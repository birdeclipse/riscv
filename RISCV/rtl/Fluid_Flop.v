==> flow/design.v <==
module Fluid_Flop
  #(parameter Size=64)
   (input                     clk
    ,input                    reset
    ,input  logic [Size-1:0]  din
    ,input  logic             dinValid
    ,output logic             dinRetry
    ,output logic [Size-1:0]  q
    ,input  logic             qRetry
    ,output logic             qValid
    );
   logic [Size-1:0] shadowq;
   logic            c1;
   logic            c2;
   logic            shadowValid;
   logic            priv_qValid;
   always @(*) begin
      qValid = priv_qValid;
   end
   logic          priv_dinRetry;
   always @(*) begin
      dinRetry = priv_dinRetry;
   end
   logic          priv_qRetry;
   always @(*) begin
      priv_qRetry = qRetry;
   end
   logic          priv_dinValid;
   always @(*) begin
      priv_dinValid = dinValid;
   end
   always @(*) begin
      c1 = (priv_qValid & priv_qRetry);  
      c2 = priv_dinValid | shadowValid;  
   end
   always @(posedge clk) begin
      if (reset) begin
         shadowValid <= 'b0;
      end else begin
         shadowValid <= (c1 & c2);
      end
   end
   logic s_enable;
   always @(*) begin
      s_enable = !shadowValid;
   end
   always@ (posedge clk) begin
      if (s_enable) begin
         shadowq <= din;
      end
   end
   logic q_enable;
   always @(negedge clk) begin
      q_enable <= !c1;
   end
   always @ (negedge clk) begin
      if (q_enable) begin
         q <= shadowq;
      end
   end
   logic priv_qValidla2;
   always @(posedge clk) begin
      if (reset) begin
         priv_qValidla2 <='b0;
      end else begin
         priv_qValidla2 <= (c1 | c2);
      end
   end
   always @(*) begin
      priv_qValid = priv_qValidla2;
   end
   always @(*) begin
      priv_dinRetry = shadowValid | reset;
   end
endmodule
* Tool chain data of Fluid_Flop
What the tools print for Fluid_Flop, step after step.
Line numbers count from 1 in the design file above.
Library cell names are shortened.
Not given: --
- Design top :: Fluid_Flop
- Clock port :: clk
- Cell library :: sky130hd
- Corner :: tt_025C_1v80

* After elaboration
Source: Yosys, flattened and elaborated, memories not mapped. Widths are those after wreduce; folded enables and synchronous resets count as part of the registers. Registers that Yosys merges into a memory's read port (data or address) are not register bits. Print and check cells do not count. Equal cells are merged and count once.
- Bitwise operators :: 5
- Reduce/logical cells :: 1
** Operators with widths (number)
- OR 1 bit :: 3
- AND 1 bit :: 2
- logical NOT 1 bit :: 1
- Output and inout port bits :: 66
- Elaborated cells :: 11
- Flip-flop bits (word level) :: 131

* Depth
Depth = most cells in a row (Yosys ltp): at word level without a register or memory, in the mapped netlist without a sequential cell, where the memories' decode and read muxes count.
- Word-level depth :: 2
- ABC_AREA :: 0
- Gate-level depth with buffers :: 2

* After synthesis
Yosys stat after the flow's synthesis: flattened, memories mapped to cells. It holds for the ABC_AREA given above (unset counts as 0); a run with the other value may have another netlist.
Totals and module areas in this step are rounded.
** Cell types
- edfxtp_1 :: number 128, area in all 3.84E+03 um^2
- dfxtp_1 :: number 3, area in all 60.058 um^2
- nor3_2 :: number 1, area in all 10.01 um^2
- a21oi_2 :: number 1, area in all 8.758 um^2
- inv_1 :: number 2, area in all 7.507 um^2
- nand2_2 :: number 1, area in all 6.256 um^2
- nor2_2 :: number 1, area in all 6.256 um^2
- or2_1 :: number 1, area in all 6.256 um^2
- Cells in the netlist :: 138
- Mapped area :: 3900 um^2
- Flip-flop cells :: 131

Subject: Fluid_Flop on sky130hd, stored results

Hello all,

2 stored runs of Fluid_Flop in the flow (synthesis by Yosys, layout by OpenROAD, sky130hd cells), in arbitrary order. Constraints: input delay and output delay 20% of the set period each, output load 0.01 pF.
"power consumption" rests on the timing tool's default activity at the inputs, not on a simulated workload.
Values from the reports are rounded here.

** Flow run A
- Settings :: period_ns=1.6; CORE_UTILIZATION=42; SETUP_SLACK_MARGIN=0.06; PLACE_DENSITY_LB_ADDON=0.25; CORE_MARGIN=10; CELL_PAD_IN_SITES_GLOBAL_PLACEMENT=3; CELL_PAD_IN_SITES_DETAIL_PLACEMENT=2; GPL_TIMING_DRIVEN=1; GPL_ROUTABILITY_DRIVEN=0; CAP_MARGIN=20; SLEW_MARGIN=20
- Outcome :: no results, clock tree synthesis failed with DPL-0033

** Flow run B
- Settings :: period_ns=3.07; CAP_MARGIN=20; CORE_MARGIN=2; CORE_UTILIZATION=40; SLEW_MARGIN=20
- Setup TNS :: -3.7 ns
- Worst setup slack after layout :: -0.12 ns
- Netlist area reported by Yosys :: 3900 um^2
- Die area :: 11000 um^2
- Utilization in the final report :: 0.62
- Power consumption :: 4.7 mW

Thanks
